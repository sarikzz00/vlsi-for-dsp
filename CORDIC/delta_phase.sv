==> flow/design.v <==
module delta_phase (
    input clk, reset,
    input logic signed [17:0] theta,
    output logic signed [17:0] delta_theta
);
logic signed [17:0] theta_prev;
always_ff @(posedge clk) begin
    if (reset) begin
        theta_prev <= 0;
        delta_theta <= 0;
    end
    else begin
        delta_theta <= theta - theta_prev;
        theta_prev <= theta;
    end
end
endmodule
# == Step by step through the tools: delta_phase ==
# Tool output for the design above, in the order of the flow.
# Lines are those of the file above, counted from 1.
# Cell names lack the library's common part.
# Not given: -
# inputs
top,delta_phase
clock,clk
library,sky130hd
pvt_corner,tt_025C_1v80

# == Elaborated design ==
# Yosys after proc, flatten, opt, wreduce and memory -nomap, before mapping. Enables and synchronous resets that opt folds into registers are not counted as muxes. Memory bits, and registers merged into a memory's read port (data or address), are not among the register bits. Print and check cells are not counted. Equal cells are merged and count once.
# word_totals
ff_bits,36
input_bits,20
out_inout_bits,18
word_cells,3
# op_classes
addsub,1
# op_table
op,n
subtractor 18 bit,1

# == Depth ==
# Longest topological path by Yosys (ltp), each cell counted once; first at word level (registers and memories cut), then after technology mapping (sequential cells cut; the memories' decode and read muxes count).
# depth
ltp_word,1
abc_area,0
ltp_mapped,10
mapped_depth_nobuf,10

# == After synthesis ==
# Yosys stat after the flow's synthesis: flattened, memories mapped to cells. It holds for the ABC_AREA given above (unset counts as 0); a run with the other value may have another netlist.
# The area totals of this step are shown rounded.
# mapped
cell_count,199
area_um2,1833
sequential_area_um2,720.7
ffs,36
buffers,5
# types
cell,n,area_total_um2
dfxtp_1,36,720.691
ha_1,17,212.704
nor2b_1,22,137.632
inv_1,20,75.072
nor2_1,19,71.318
xnor2_1,7,61.309
a21o_1,8,60.058
a21oi_1,10,50.048
o21a_1,5,37.536
xor2_1,4,35.034
nand2_1,8,30.029
mux2_1,2,22.522
a31oi_4,1,21.27
fa_1,1,20.019
o21ai_0,4,20.019
a211o_1,2,17.517
a31o_4,1,17.517
a211oi_1,2,15.014
# Not listed: further types 24, cells in them 30.

# == Timing after synthesis ==
# Source: OpenSTA report_checks on the synthesized netlist (no wires, ideal clock, input and output delay 20% of the period each), path of least setup slack; recovery checks are left aside. Register names are those of the netlist, which keeps one name where synthesis merged equal registers.
# synth_timing
path_kind,input port to flip-flop
startpoint,input port theta[0]
endpoint,register delta_theta[14]
clock_period_ns,2.74
input_delay_ns,0.548
setup_time_ns,0.130
launch_ns,0.548
t_arrival_ns,2.202
required_time_ns,2.610
slack_ns,0.408
path_delay_ns,1.784
path_stages,10
n_path_buf,0
period_less_setup_slack_ns,2.332
# "path_delay_ns" = arrival - input delay + setup time.
# "path_stages": output pins that drive a net of the path, with the launching flip-flop's if there is one; two outputs of one cell count as two.
# "period_less_setup_slack_ns" = period - worst setup slack (recovery checks aside). The figure is calculated, with input and output delays left at 20% of the set period.
# The rows between start and end are the longest chain of elaborated cells between them; the timing report does not say that the signal goes this way. Where chains are equally long, one stands for them.
# Each line given opens the expression or statement behind the cell; cells for indexed reads and writes are added by Yosys, which also makes memories of some case tables.
# synth_via
cell_sequence,inv_1 > ha_1 > inv_1 > fa_1 > a21o_1 > a31o_4 > a31o_1 > o21ai_2 > nor3b_2 > nor3_2
elab_chain_len,1
cone_cells,1
cone_lines,1
classes_between,add/sub (1)
# synth_rtl
element,line_no,source
from (decl),3,"input logic signed [17:0] theta,"
subtractor 18 bit,13,delta_theta <= theta - theta_prev;
to (assign),10,delta_theta <= 0;
to (assign),13,
to (decl),4,output logic signed [17:0] delta_theta

# == Worst path after layout ==
# From the final timing report of flow run 1: the path of least setup slack in the routed layout; clock arrival at registers is part of the times.
# layout_timing
path_kind,input port to flip-flop
startpoint,input port theta[0]
endpoint,register delta_theta[14]
clock_period_ns,3.07
input_delay_ns,0.61
setup_time_ns,0.11
launch_ns,0.61
t_arrival_ns,2.82
required_time_ns,3.24
slack_ns,0.42
path_stages,11
n_path_buf,1
# The rows between start and end are the longest chain of elaborated cells between them; the timing report does not say that the signal goes this way. Where chains are equally long, one stands for them.
# layout_via
cell_sequence,clkdlybuf4s50_1 > inv_1 > ha_1 > inv_1 > fa_1 > a21o_1 > a31o_4 > a31o_1 > o21ai_2 > nor3b_2 > nor3_2
elab_chain_len,1
cone_cells,1
cone_lines,1
classes_between,add/sub (1)
# layout_rtl
element,line_no,source
from (decl),3,"input logic signed [17:0] theta,"
subtractor 18 bit,13,delta_theta <= theta - theta_prev;
to (assign),10,delta_theta <= 0;
to (assign),13,
to (decl),4,output logic signed [17:0] delta_theta

# Record of 2 stored runs of the RTL-to-layout flow on delta_phase, platform sky130hd. The runs are unordered. Constraints: input delay and output delay 20% of the set period each, output load 0.01 pF.
# "clock_period_reached_ns" = clock period - worst setup slack. The figure is calculated, with input and output delays left at 20% of the set period.
# "worstPathTime_ns": the worst setup path's part of the clock period (all of it between registers, 20% less for each end at a port) less its slack. A launch clock that arrives late makes it longer, a capture clock that arrives late makes it shorter.
# "fin_power_w": no workload was simulated; the value follows from the tool's default switching activity.
# The measured numbers are rounded.
# Settings: - = not set for that run.
# A result given as - is not shown for that run.
setting or result,flow run 1,flow run 2
period_ns,3.07,3.22
CAP_MARGIN,20,10
CORE_MARGIN,2,2
CORE_UTILIZATION,40,39
SLEW_MARGIN,20,10
PLACE_DENSITY,-,0.48
CELL_PAD_IN_SITES_GLOBAL_PLACEMENT,-,3
CELL_PAD_IN_SITES_DETAIL_PLACEMENT,-,2
TNS_END_PERCENT,-,90
ABC_AREA,-,1
CTS_CLUSTER_SIZE,-,25
CTS_CLUSTER_DIAMETER,-,323
MIN_ROUTING_LAYER,-,met1
synth_chip_area_um2,1833,-
design.die.area_um2,5140,-
finish.stdcell_area_um2,2342,-
utilization_frac,0.534,-
timing.setup.ws_ns,0.418,-
total_negative_slack_ns,0.000,-
ws_hold_ns,0.510,-
fin_power_w,0.001159,-
clock_period_reached_ns,2.652,-
worstPathTime_ns,2.04,-
worst_path_kind,input port to flip-flop,-
# Flow run 2: no results, placement failed with GPL-0301
